==> flow/design.v <==
module pixel_gen(
  input [9:0] pixel_x,
  input [9:0] pixel_y,
  input clk_div,
  input video_on,
  input [9:0] object_x,
  input [9:0] obstacle_y,
  output reg [3:0] red = 0,
  output reg [3:0] blue = 0,
  output reg [3:0] green = 0
);
    always @(posedge clk_div) begin
  if (((pixel_y>=280)&&(pixel_y<380))&&((pixel_x>=object_x)&&(pixel_x<(object_x+40)))) begin
    red   <= 4'h0;
    green <= 4'h0;
    blue  <= 4'hF;
    end
  else if (((pixel_y>=obstacle_y)&&(pixel_y<(obstacle_y+50)))&&((pixel_x>=280)&&(pixel_x<360))) begin
    red   <= 4'hF;
    green <= 4'h0;
    blue  <= 4'h0;
    end
  else if (((pixel_x>=200)&&(pixel_x<220))||((pixel_x>=420)&&(pixel_x<440))) begin
    red   <= 4'hF;
    green <= 4'hF;
    blue  <= 4'h0;
    end
  else begin
    red   <= 4'h8;
    green <= 4'h8;
    blue  <= 4'h8;
    end
    end
endmodule
Reports on pixel_gen
The steps from the RTL of pixel_gen to its reports follow in flow order.
Line numbers count from 1 in the design file above.
Library cell names are shortened.
{"block": "setup", "top_module": "pixel_gen", "clk_port": "clk_div", "library": "sky130hd", "lib_corner": "tt_025C_1v80"}

After elaboration
Yosys after proc, flatten, opt, wreduce and memory -nomap, before mapping. Enables and synchronous resets that opt folds into registers are not counted as muxes. Memory bits, and registers merged into a memory's read port (data or address), are not among the register bits. Print and check cells are not counted. Equal cells are merged and count once.
{"block": "bits", "register_bits": 12, "in_bits": 42, "output_inout_bits": 12, "word_cells": 31}
{"block": "classes", "add_sub_neg": 2, "n_cmp": 12, "n_mux": 4, "n_reduce_logical": 10}
{"block": "ops", "cell": ">= comparator 10 x 9 -> 1 bit (second input constant)", "n": 3}
{"block": "ops", "cell": "less-than comparator 10 x 9 -> 1 bit (second input constant)", "n": 3}
{"block": "ops", "cell": "less-than comparator 10 x 11 -> 1 bit", "n": 2}
{"block": "ops", "cell": "adder 10 x 6 -> 11 bit (second input constant)", "n": 2}
{"block": "ops", "cell": ">= comparator 10 bit", "n": 2}
{"block": "ops", "cell": ">= comparator 10 x 8 -> 1 bit (second input constant)", "n": 1}
{"block": "ops", "cell": "less-than comparator 10 x 8 -> 1 bit (second input constant)", "n": 1}
{"block": "ops", "cell": "logical AND 1 bit", "n": 8}
{"block": "ops", "cell": "2-to-1 mux 4 bit", "n": 2}
{"block": "ops", "cell": "2-to-1 mux 3 bit", "n": 2}
{"block": "ops", "cell": "OR reduction 2 bit", "n": 1}
{"block": "ops", "cell": "logical OR 1 bit", "n": 1}

Longest topological paths
Depth = most cells in a row (Yosys ltp): at word level without a register or memory, in the mapped netlist without a sequential cell, where the memories' decode and read muxes count.
{"block": "depth", "depth_word": 5, "ABC_AREA": 0, "ltp_mapped": 11, "ltp_nobuf": 11}

Netlist
Yosys stat after the flow's synthesis: flattened, memories mapped to cells. It holds for the ABC_AREA given above (unset counts as 0); a run with the other value may have another netlist.
The area totals of this step are shown rounded.
{"block": "mapped", "stdcells": 171, "mapped_area_um2": 1390, "seqArea_um2": 120, "ffs": 6, "n_buf": 6}
{"block": "by_type", "cell_type": "ha_1", "n": 38, "type_area_um2": 475.456}
{"block": "by_type", "cell_type": "dfxtp_1", "n": 6, "type_area_um2": 120.115}
{"block": "by_type", "cell_type": "xnor2_1", "n": 11, "type_area_um2": 96.342}
{"block": "by_type", "cell_type": "inv_1", "n": 23, "type_area_um2": 86.333}
{"block": "by_type", "cell_type": "a21o_1", "n": 7, "type_area_um2": 52.55}
{"block": "by_type", "cell_type": "buf_4", "n": 6, "type_area_um2": 45.043}
{"block": "by_type", "cell_type": "a21oi_1", "n": 7, "type_area_um2": 35.034}
{"block": "by_type", "cell_type": "o21ai_0", "n": 7, "type_area_um2": 35.034}
{"block": "by_type", "cell_type": "nor2b_1", "n": 5, "type_area_um2": 31.28}
{"block": "by_type", "cell_type": "a211oi_1", "n": 4, "type_area_um2": 30.029}
{"block": "by_type", "cell_type": "nand2_1", "n": 8, "type_area_um2": 30.029}
{"block": "by_type", "cell_type": "a31oi_1", "n": 4, "type_area_um2": 25.024}
{"block": "by_type", "cell_type": "nor2_1", "n": 6, "type_area_um2": 22.522}
{"block": "by_type", "cell_type": "o211ai_1", "n": 3, "type_area_um2": 22.522}
{"block": "by_type", "cell_type": "a221o_1", "n": 2, "type_area_um2": 20.019}
{"block": "by_type", "cell_type": "nand3_1", "n": 4, "type_area_um2": 20.019}
{"block": "by_type", "cell_type": "nand2b_1", "n": 3, "type_area_um2": 18.768}
{"block": "by_type", "cell_type": "nand4_1", "n": 3, "type_area_um2": 18.768}
Other cell types: 21; their cells: 24.

Timing after synthesis
Source: OpenSTA report_checks on the synthesized netlist (no wires, ideal clock, input and output delay 20% of the period each), path of least setup slack; recovery checks are left aside. Register names are those of the netlist, which keeps one name where synthesis merged equal registers.
{"block": "synth_path", "path_kind": "input-to-reg", "start": "in obstacle_y[1]", "end": "reg blue[3]", "period_ns": 5.27, "in_delay_ns": 1.054, "setup_time_ns": 0.117, "launch_ns": 1.054, "t_arrival_ns": 2.875, "t_required_ns": 5.153, "path_slack_ns": 2.278, "path_delay_ns": 1.938, "driving_pins": 11, "n_path_buf": 0, "synth_period_reached_ns": 2.992}
"path_delay_ns" is the arrival time less input delay plus setup time.
"driving_pins": output pins that drive a net of the path, with the launching flip-flop's if there is one; two outputs of one cell count as two.
"synth_period_reached_ns" = period - worst setup slack (recovery checks aside). The figure is calculated, with input and output delays left at 20% of the set period.
Between the ends stands the longest chain of elaborated cells between them, by number of cells; it is not shown to be the way that was timed. Of several equally long chains one is given.
A line is the first line of the expression or statement that the cell stems from. Yosys adds cells for indexed reads and writes and turns some case tables into memories.
A register here has more assigning lines than the two given.
{"block": "synth_via", "cell_sequence": "ha_1 -> a21oi_1 -> nand2_1 -> nand2_1 -> xnor2_1 -> ha_1 -> o21a_1 -> o21ai_0 -> a32oi_1 -> a221o_1 -> a32o_1", "elab_chain_cells": 5, "cells_between": 6, "cone_lines": 1, "classes_between": "1 x add/sub; 2 x compare; 1 x mux; 2 x reduce/logical"}
{"block": "synth_lines", "item": "start, declared", "line_no": 7, "rtl": "input [9:0] obstacle_y,"}
{"block": "synth_lines", "item": "adder 10 x 6 -> 11 bit", "line_no": 18, "rtl": "else if (((pixel_y>=obstacle_y)&&(pixel_y<(obstacle_y+50)))&&((pixel_x>=280)&&(pixel_x<360))) begin"}
{"block": "synth_lines", "item": "less-than comparator 10 x 11 -> 1 bit", "line_no": 18}
{"block": "synth_lines", "item": "logical AND 1 bit x2", "line_no": 18}
{"block": "synth_lines", "item": "2-to-1 mux 4 bit", "line_no": 18}
{"block": "synth_lines", "item": "end, assigned", "line_no": 16, "rtl": "blue  <= 4'hF;"}
{"block": "synth_lines", "item": "end, assigned", "line_no": 21, "rtl": "blue  <= 4'h0;"}
{"block": "synth_lines", "item": "end, declared", "line_no": 9, "rtl": "output reg [3:0] blue = 0,"}

Timing after layout
From the final timing report of job 1: the path of least setup slack in the routed layout; clock arrival at registers is part of the times.
{"block": "layout_path", "path_kind": "input-to-reg", "start": "in obstacle_y[5]", "end": "reg blue[3]", "period_ns": 3.1, "in_delay_ns": 0.62, "setup_time_ns": 0.11, "launch_ns": 0.62, "t_arrival_ns": 3.38, "t_required_ns": 3.23, "path_slack_ns": -0.15, "driving_pins": 11, "n_path_buf": 2}
Between the ends stands the longest chain of elaborated cells between them, by number of cells; it is not shown to be the way that was timed. Of several equally long chains one is given.
A register here has more assigning lines than the two given.
{"block": "layout_via", "cell_sequence": "clkdlybuf4s50_1 -> buf_4 -> inv_1 -> nand2_1 -> nand4_1 -> xnor2_1 -> ha_1 -> a22oi_1 -> o211ai_1 -> a221o_1 -> a32o_1", "elab_chain_cells": 5, "cells_between": 6, "cone_lines": 1, "classes_between": "1 x add/sub; 2 x compare; 1 x mux; 2 x reduce/logical"}
{"block": "layout_lines", "item": "start, declared", "line_no": 7, "rtl": "input [9:0] obstacle_y,"}
{"block": "layout_lines", "item": "adder 10 x 6 -> 11 bit", "line_no": 18, "rtl": "else if (((pixel_y>=obstacle_y)&&(pixel_y<(obstacle_y+50)))&&((pixel_x>=280)&&(pixel_x<360))) begin"}
{"block": "layout_lines", "item": "less-than comparator 10 x 11 -> 1 bit", "line_no": 18}
{"block": "layout_lines", "item": "logical AND 1 bit x2", "line_no": 18}
{"block": "layout_lines", "item": "2-to-1 mux 4 bit", "line_no": 18}
{"block": "layout_lines", "item": "end, assigned", "line_no": 16, "rtl": "blue  <= 4'hF;"}
{"block": "layout_lines", "item": "end, assigned", "line_no": 21, "rtl": "blue  <= 4'h0;"}
{"block": "layout_lines", "item": "end, declared", "line_no": 9, "rtl": "output reg [3:0] blue = 0,"}

Ticket comment

Settings and measured results of 2 stored flow runs for module pixel_gen (sky130hd), not sorted in any way. The constraints put input and output delay at 20% of the set period each and load the outputs with 0.01 pF.
By "clock_period_reached_ns" is meant the clock period of the run minus its worst setup slack. This is arithmetic on one report: input and output delays are still those of the set period (20% each).
By "critical_path_time_ns" is meant the share of the clock period that the worst setup path is allowed (20% is reserved at inputs, 20% at outputs), minus its slack. Clock arrival times at its registers enter into it.
"final_power_w" is the tool's figure for a default switching activity; nothing was simulated.
The results are shown rounded.

Job 1
==> flow/run.sh <==
#!/bin/bash
# the make line also repeats the synthesis and layout settings of config.mk as NAME=value (left out here)
make -C /OpenROAD-flow-scripts/flow DESIGN_CONFIG=/design/flow/config.mk WORK_HOME=/design/flow/orfs CLKGATE_MAP_FILE= finish
==> flow/config.mk <==
export PLATFORM = sky130hd
export DESIGN_NAME = pixel_gen
export DESIGN_NICKNAME = pixel_gen
export VERILOG_FILES = /design/flow/design.v
export SDC_FILE = /design/flow/constraint.sdc
export NUM_CORES = 4
export LEC_CHECK = 0
export CAP_MARGIN = 20
export CELL_PAD_IN_SITES_DETAIL_PLACEMENT = 2
export CORE_MARGIN = 9
export CORE_UTILIZATION = 35
export CTS_CLUSTER_DIAMETER = 62
export CTS_CLUSTER_SIZE = 35
export GPL_ROUTABILITY_DRIVEN = 1
export GPL_TIMING_DRIVEN = 1
export MIN_ROUTING_LAYER = met2
export PLACE_DENSITY = 0.48
export SETUP_SLACK_MARGIN = -0.06
export SLEW_MARGIN = 30
==> flow/constraint.sdc <==
create_clock -name core_clock -period 3.1 [get_ports {clk_div}]
set_input_delay 0.6200 -clock core_clock [delete_from_list [all_inputs] [get_ports {clk_div}]]
set_output_delay 0.6200 -clock core_clock [all_outputs]
set_load 0.01 [all_outputs]

==> results of job 1, as JSON <==
{
  "post_route_stdcell_area_um2": 2090,
  "clock_period_reached_ns": 3.251,
  "critical_path_time_ns": 2.63,
  "path_kind": "input-to-reg",
  "setup_worst_slack_ns": -0.151,
  "final_power_w": 0.000568,
  "die_um2": 6560,
  "synthArea_um2": 1390
}

Job 2
==> flow/run.sh <==
#!/bin/bash
# the make line also repeats the synthesis and layout settings of config.mk as NAME=value (left out here)
make -C /OpenROAD-flow-scripts/flow DESIGN_CONFIG=/design/flow/config.mk WORK_HOME=/design/flow/orfs CLKGATE_MAP_FILE= finish
==> flow/config.mk <==
export PLATFORM = sky130hd
export DESIGN_NAME = pixel_gen
export DESIGN_NICKNAME = pixel_gen
export VERILOG_FILES = /design/flow/design.v
export SDC_FILE = /design/flow/constraint.sdc
export NUM_CORES = 4
export LEC_CHECK = 0
export CAP_MARGIN = 35
export CORE_MARGIN = 2
export CORE_UTILIZATION = 16
export CTS_CLUSTER_SIZE = 70
export GPL_ROUTABILITY_DRIVEN = 1
export MAX_ROUTING_LAYER = met4
export PLACE_DENSITY_LB_ADDON = 0.06
export SLEW_MARGIN = 5
==> flow/constraint.sdc <==
create_clock -name core_clock -period 5.08 [get_ports {clk_div}]
set_input_delay 1.0160 -clock core_clock [delete_from_list [all_inputs] [get_ports {clk_div}]]
set_output_delay 1.0160 -clock core_clock [all_outputs]
set_load 0.01 [all_outputs]

==> results of job 2, as JSON <==
{
  "post_route_stdcell_area_um2": 2040,
  "clock_period_reached_ns": 3.545,
  "critical_path_time_ns": 2.53,
  "path_kind": "input-to-reg",
  "setup_worst_slack_ns": 1.54,
  "final_power_w": 0.000272,
  "die_um2": 9450,
  "synthArea_um2": 1390
}
