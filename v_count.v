==> flow/design.v <==
module v_count(clk,v_count,enable_v);
  input clk;
  output [9:0] v_count;
  input enable_v;
  reg [9:0] v_count;
  initial v_count=0;
   always @(posedge clk)
  begin
    if (enable_v==1)  
      begin
        if (v_count <= 523)  
   			begin
     			v_count <= v_count +1;
    		end
      else
        begin
        	v_count <= 0;
      	end
  	end
  end
endmodule
---- Reports on v_count ----
What the tools print for v_count, step after step.
Line numbers count from 1 in the design file above.
Library cell names are shortened.
A cell with - has no value.
design
  top ..................................... v_count
  clock port .............................. clk
  standard-cell library ................... sky130hd
  library corner .......................... tt_025C_1v80

---- After elaboration ----
Source: Yosys, flattened and elaborated, memories not mapped. Widths are those after wreduce; folded enables and synchronous resets count as part of the registers. Registers that Yosys merges into a memory's read port (data or address) are not register bits. Print and check cells do not count. Equal cells are merged and count once.
bit counts
  register bits after elaboration ......... 10
  bits of input ports ..................... 2
  output and inout bits ................... 10
  word-level cells ........................ 3
cells by class
  add/subtract/negate cells ............... 1
  magnitude comparators ................... 1
operators by type and width
  operator                                                          count
  10-bit by 1-bit adder with 10-bit output (second input constant)  1
  10-bit <= comparator (second input constant)                      1

---- Depth ----
Longest topological path by Yosys (ltp), each cell counted once; first at word level (registers and memories cut), then after technology mapping (sequential cells cut; the memories' decode and read muxes count).
depth
  depth in word-level cells ............... 1
  ABC_AREA ................................ 0
  gate-level depth with buffers ........... 4

---- Netlist ----
Yosys stat after the flow's synthesis: flattened, memories mapped to cells. It holds for the ABC_AREA given above (unset counts as 0); a run with the other value may have another netlist.
The area totals of this step are shown rounded.
cell types
  cell type  count  total area (um^2)
  edfxtp_1   10     300.288
  or3_1      4      25.024
  a21oi_1    4      20.019
  nand3_1    4      20.019
  o21ai_0    4      20.019
  nor2_1     5      18.768
  xor2_1     2      17.517
  ha_1       1      12.512
  nand4_1    2      12.512
  or4_4      1      11.261
  a22o_1     1      8.758
  o31a_1     1      8.758
  xnor2_1    1      8.758
  nor3b_1    1      7.507
  and2_1     1      6.256
  nor2b_1    1      6.256
  nor3_1     1      5.005
  clkbuf_1   1      3.754
Other cell types: 2; their cells: 2.
mapped netlist
  mapped cells ............................ 47
  cell area after synthesis ............... 520 um^2
  sequential area ......................... 300 um^2
  mapped flip-flops ....................... 10
  buffers ................................. 1

---- Timing after synthesis ----
OpenSTA on the mapped netlist: ideal clock, no wires. The path of least setup slack (recovery checks aside). Input and output delay are each 20% of the period. Register names are those of the netlist, which keeps one name where synthesis merged equal registers.
timing path after synthesis
  path type ............................... flip-flop to flip-flop
  start ................................... register v_count[4]
  end ..................................... register v_count[5]
  period .................................. 1.66 ns
  time at the first pin ................... 0.000 ns
  arrival ................................. 1.434 ns
  data required time ...................... 1.514 ns
  setup slack ............................. 0.080 ns
  delay of the path ....................... 1.580 ns
  stages .................................. 4
  buffers on the path ..................... 0
  period reached after synthesis .......... 1.58 ns
"delay of the path" = arrival - input delay + setup time.
"stages": output pins that drive a net of the path, with the launching flip-flop's if there is one; two outputs of one cell count as two.
"period reached after synthesis" is the clock period less the worst setup slack; recovery checks do not enter. This is arithmetic on one report: input and output delays are still those of the set period (20% each).
The rows between start and end are the longest chain of elaborated cells between them; the timing report does not say that the signal goes this way. Where chains are equally long, one stands for them.
A line is the first line of the expression or statement that the cell stems from. Yosys adds cells for indexed reads and writes and turns some case tables into memories.
between the ends, after synthesis
  cell sequence ........................... edfxtp_1 -> or4_4 -> o31a_1 -> a21oi_1
  cells in the longest elaborated chain ... 1
  elaborated cells on any way between the ends .. 2
  RTL lines with such cells ............... 2
RTL lines, path after synthesis
  item                                      RTL line  source
  from (decl)                               3         output [9:0] v_count;
  from (assign)                             13        v_count <= v_count +1;
  from (assign)                             17        v_count <= 0;
  10-bit by 1-bit adder with 10-bit output  13
  to (assign)                               13
  to (assign)                               17
  to (decl)                                 3

Ticket comment

Settings of 2 stored flow runs for module v_count (sky130hd), not sorted in any way. The constraints put input and output delay at 20% of the set period each and load the outputs with 0.01 pF.

======== record 1 ========
==> flow/run.sh <==
#!/bin/bash
# the make line also repeats the synthesis and layout settings of config.mk as NAME=value (left out here)
make -C /OpenROAD-flow-scripts/flow DESIGN_CONFIG=/design/flow/config.mk WORK_HOME=/design/flow/orfs CLKGATE_MAP_FILE= finish
==> flow/config.mk <==
export PLATFORM = sky130hd
export DESIGN_NAME = v_count
export DESIGN_NICKNAME = v_count
export VERILOG_FILES = /design/flow/design.v
export SDC_FILE = /design/flow/constraint.sdc
export NUM_CORES = 4
export LEC_CHECK = 0
export CAP_MARGIN = 20
export CELL_PAD_IN_SITES_DETAIL_PLACEMENT = 0
export CELL_PAD_IN_SITES_GLOBAL_PLACEMENT = 0
export CORE_MARGIN = 2
export CORE_UTILIZATION = 63
export GPL_ROUTABILITY_DRIVEN = 0
export GPL_TIMING_DRIVEN = 1
export MAX_ROUTING_LAYER = met4
export MIN_ROUTING_LAYER = met1
export PLACE_DENSITY_LB_ADDON = 0.22
export SETUP_SLACK_MARGIN = 0.18
export SLEW_MARGIN = 15
==> flow/constraint.sdc <==
create_clock -name core_clock -period 1.38 [get_ports {clk}]
set_input_delay 0.2760 -clock core_clock [delete_from_list [all_inputs] [get_ports {clk}]]
set_output_delay 0.2760 -clock core_clock [all_outputs]
set_load 0.01 [all_outputs]

-------- record 1 --------
  unfinished; error PDN-0185 in floorplanning

======== record 2 ========
==> flow/run.sh <==
#!/bin/bash
# the make line also repeats the synthesis and layout settings of config.mk as NAME=value (left out here)
make -C /OpenROAD-flow-scripts/flow DESIGN_CONFIG=/design/flow/config.mk WORK_HOME=/design/flow/orfs CLKGATE_MAP_FILE= finish
==> flow/config.mk <==
export PLATFORM = sky130hd
export DESIGN_NAME = v_count
export DESIGN_NICKNAME = v_count
export VERILOG_FILES = /design/flow/design.v
export SDC_FILE = /design/flow/constraint.sdc
export NUM_CORES = 4
export LEC_CHECK = 0
export CAP_MARGIN = 40
export CORE_ASPECT_RATIO = 0.72
export CORE_MARGIN = 6
export CORE_UTILIZATION = 50
export GPL_ROUTABILITY_DRIVEN = 1
export MIN_ROUTING_LAYER = met1
export PLACE_DENSITY_LB_ADDON = 0.27
export SETUP_SLACK_MARGIN = 0.27
export SLEW_MARGIN = 40
==> flow/constraint.sdc <==
create_clock -name core_clock -period 2.25 [get_ports {clk}]
set_input_delay 0.4500 -clock core_clock [delete_from_list [all_inputs] [get_ports {clk}]]
set_output_delay 0.4500 -clock core_clock [all_outputs]
set_load 0.01 [all_outputs]

-------- record 2 --------
  unfinished; error PDN-0185 in floorplanning
