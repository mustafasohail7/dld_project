==> flow/design.v <==
module h_count(count,trig_v,clk);
  input clk;
  output trig_v;
  reg trig_v;  
  output [9:0] count;
  reg [9:0] count;
  initial  
    begin
    count=0;
    trig_v = 1'b1;
    end
  always @ (posedge clk)  
  	begin
      if (count <= 798)
        begin
          if (count == 798)
            begin
              trig_v <= 1'b1;
              count <= count + 1;
            end
          else
            begin
            	count <= count + 1;
            	trig_v <=  1'b0;
            end  
        end
      else
        begin
        	count <= 0;
        	trig_v <= 1'b0;
        end
    end
endmodule
Tool chain data of h_count
What the tools print for h_count, step after step.
Line numbers count from 1 in the design file above.
Library cell names are shortened.
{ "setup": {"top": "h_count", "clock": "clk", "library": "sky130hd", "corner": "tt_025C_1v80"} }

Word-level counts
Source: Yosys, flattened and elaborated, memories not mapped. Widths are those after wreduce; folded enables and synchronous resets count as part of the registers. Registers that Yosys merges into a memory's read port (data or address) are not register bits. Print and check cells do not count. Equal cells are merged and count once.
{ "bits": {"input_bits": 1, "n_memories": 0, "romBits": 0, "ff_bits": 11, "ram_bits": 0, "clocked_rd_ports_x_width": 0, "latchBits": 0, "output_inout_bits": 11, "word_cells": 6} }
{ "classes": {"n_eq": 1, "reduce_and_logical": 0, "add_sub_neg": 1, "multipliers": 0, "n_logic": 0, "compare": 1, "muxes": 1, "div": 0, "n_shift": 0} }
{ "ops": {"columns": ["op", "n"], "rows": [
  ["adder 10 x 1 -> 10 bit with constant B", 1],
  ["<= comparator 10 bit with constant B", 1],
  ["equality test 10 bit with constant B", 1],
  ["two-way mux 1 bit", 1]
]} }

Longest topological paths
Depth = most cells in a row (Yosys ltp): at word level without a register or memory, in the mapped netlist without a sequential cell, where the memories' decode and read muxes count.
{ "logic_depth": {"ltp_word": 2, "abc_area": 0, "mapped_depth": 5, "ltp_nobuf": 5} }

Netlist
Source: synth_stat.txt of the flow (Yosys; design flattened, memories mapped). It holds for the ABC_AREA given above (unset counts as 0); a run with the other value may have another netlist.
{ "by_type": {"columns": ["cell_type", "n", "type_area_um2"], "rows": [
  ["dfxtp_1", 11, 220.211],
  ["a21oi_1", 8, 40.038],
  ["ha_1", 2, 25.024],
  ["and4_1", 2, 17.517],
  ["xor2_1", 2, 17.517],
  ["or3_2", 2, 15.014],
  ["and2_1", 2, 12.512],
  ["nand2_1", 3, 11.261],
  ["nand3_1", 2, 10.01],
  ["nand3_2", 1, 10.01],
  ["o21ai_0", 2, 10.01],
  ["a41oi_1", 1, 8.758],
  ["xnor2_1", 1, 8.758],
  ["a211oi_1", 1, 7.507],
  ["a22oi_1", 1, 7.507],
  ["and3_2", 1, 7.507],
  ["o31ai_1", 1, 7.507],
  ["or4_1", 1, 7.507]
]} }
Not listed: further types 7, cells in them 7.
{ "synth_totals": {"flip_flops": 11, "buf_cells": 1, "cells": 51, "seq_area_um2": 220.2, "yosys_area_um2": 480.5} }

Path before layout
Source: OpenSTA report_checks on the synthesized netlist (no wires, ideal clock, input and output delay 20% of the period each), path of least setup slack; recovery checks are left aside. Register names are those of the netlist, which keeps one name where synthesis merged equal registers.
{ "synth_path": {"path_kind": "register -> register", "from": "register count[0]", "to": "register count[5]", "n_path_buf": 0, "path_slack_ns": 0.367, "t_first_pin_ns": 0.000, "path_delay_ns": 1.433, "setup_ns": 0.145, "driving_pins": 6, "required_time_ns": 1.655, "period_ns": 1.8, "t_arrival_ns": 1.288, "period_less_setup_slack_ns": 1.433} }
"path_delay_ns" is the arrival time less input delay plus setup time.
"driving_pins": output pins that drive a net of the path, with the launching flip-flop's if there is one; two outputs of one cell count as two.
"period_less_setup_slack_ns" = period - worst setup slack (recovery checks aside). The figure is calculated, with input and output delays left at 20% of the set period.
The rows between start and end are the longest chain of elaborated cells between them; the timing report does not say that the signal goes this way. Where chains are equally long, one stands for them.
Each line given opens the expression or statement behind the cell; cells for indexed reads and writes are added by Yosys, which also makes memories of some case tables.
At most two assigning lines are given for a register; there are more.
{ "synth_between": {"path_cell_list": "dfxtp_1 > inv_1 > ha_1 > nand2b_1 > o21ai_1 > a22oi_1", "elab_chain_len": 1, "cells_between": 2, "cone_classes": "add/sub: 1; compare: 1"} }
{ "synth_lines": {"columns": ["element", "line", "rtl"], "rows": [
  ["start: declaration", 5, "output [9:0] count;"],
  ["start: assignment", 19, "count <= count + 1;"],
  ["start: assignment", 23, "count <= count + 1;"],
  ["adder 10 x 1 -> 10 bit", 23, null],
  ["end: assignment", 19, null],
  ["end: assignment", 23, null],
  ["end: declaration", 5, null]
]} }

Timing after layout
Path of least setup slack in the final report of run 1 (OpenROAD, finished layout, wires in). Where an end is a register, its clock arrival counts in the times.
{ "layout_path": {"path_kind": "register -> register", "from": "register count[0]", "to": "register count[9]", "setup_ns": 0.12, "period_ns": 1.02, "t_arrival_ns": 1.35, "path_slack_ns": -0.18, "required_time_ns": 1.17, "n_path_buf": 0, "t_first_pin_ns": 0.28, "driving_pins": 6} }
The rows between start and end are the longest chain of elaborated cells between them; the timing report does not say that the signal goes this way. Where chains are equally long, one stands for them.
At most two assigning lines are given for a register; there are more.
{ "layout_between": {"path_cell_list": "dfxtp_4 > inv_2 > ha_4 > nand2b_4 > o21ai_4 > a21oi_1", "elab_chain_len": 1, "cells_between": 2, "cone_classes": "add/sub: 1; compare: 1"} }
{ "layout_lines": {"columns": ["element", "line", "rtl"], "rows": [
  ["start: declaration", 5, "output [9:0] count;"],
  ["start: assignment", 19, "count <= count + 1;"],
  ["start: assignment", 23, "count <= count + 1;"],
  ["adder 10 x 1 -> 10 bit", 23, null],
  ["end: assignment", 19, null],
  ["end: assignment", 23, null],
  ["end: declaration", 5, null]
]} }

Data sheet: physical implementation of h_count

Flow measurements of h_count on sky130hd: 2 stored runs with different settings, listed in no order. Input and output delays are each 20% of the period that was set; the output load is 0.01 pF.
By "achieved_clock_period_ns" is meant the clock period of the run minus its worst setup slack. This is arithmetic on one report: input and output delays are still those of the set period (20% each).
"worstPathTime_ns" = time allowed to the worst setup path (clock period - input delay - output delay, where it has them) - its slack; a late launch clock adds to it, a late capture clock takes from it.
"final_power_mw" is the tool's figure for a default switching activity; nothing was simulated.
[
  {
    "run": "run 1",
    "settings": { "period_ns": 1.02, "CAP_MARGIN": 20, "CORE_MARGIN": 2, "CORE_UTILIZATION": 40, "SLEW_MARGIN": 20 },
    "results": { "yosys.chip_area_um2": 480.5, "die_um2": 1494.2, "cell_area_final_um2": 844.6, "util_frac": 0.76, "final_setup_ws_ns": -0.179, "total_negative_slack_ns": -1.816, "final_hold_ws_ns": 0.517, "final_power_mw": 0.7260, "achieved_clock_period_ns": 1.199, "worstPathTime_ns": 1.20, "worstPathKind": "register -> register" }
  },
  {
    "run": "run 2",
    "settings": { "period_ns": 2.42, "CORE_UTILIZATION": 18, "SETUP_SLACK_MARGIN": 0.13, "PLACE_DENSITY": 0.47, "CELL_PAD_IN_SITES_GLOBAL_PLACEMENT": 0, "CELL_PAD_IN_SITES_DETAIL_PLACEMENT": 0, "CTS_CLUSTER_DIAMETER": 94, "SLEW_MARGIN": 10, "MIN_ROUTING_LAYER": "met2", "CAP_MARGIN": 20, "CORE_MARGIN": 2 },
    "results": { "yosys.chip_area_um2": 480.5, "die_um2": 3098.6, "cell_area_final_um2": 650.6, "util_frac": 0.26, "final_setup_ws_ns": 0.621, "total_negative_slack_ns": 0.000, "final_hold_ws_ns": 0.517, "final_power_mw": 0.3106, "achieved_clock_period_ns": 1.799, "worstPathTime_ns": 1.32, "worstPathKind": "register -> output" }
  }
]
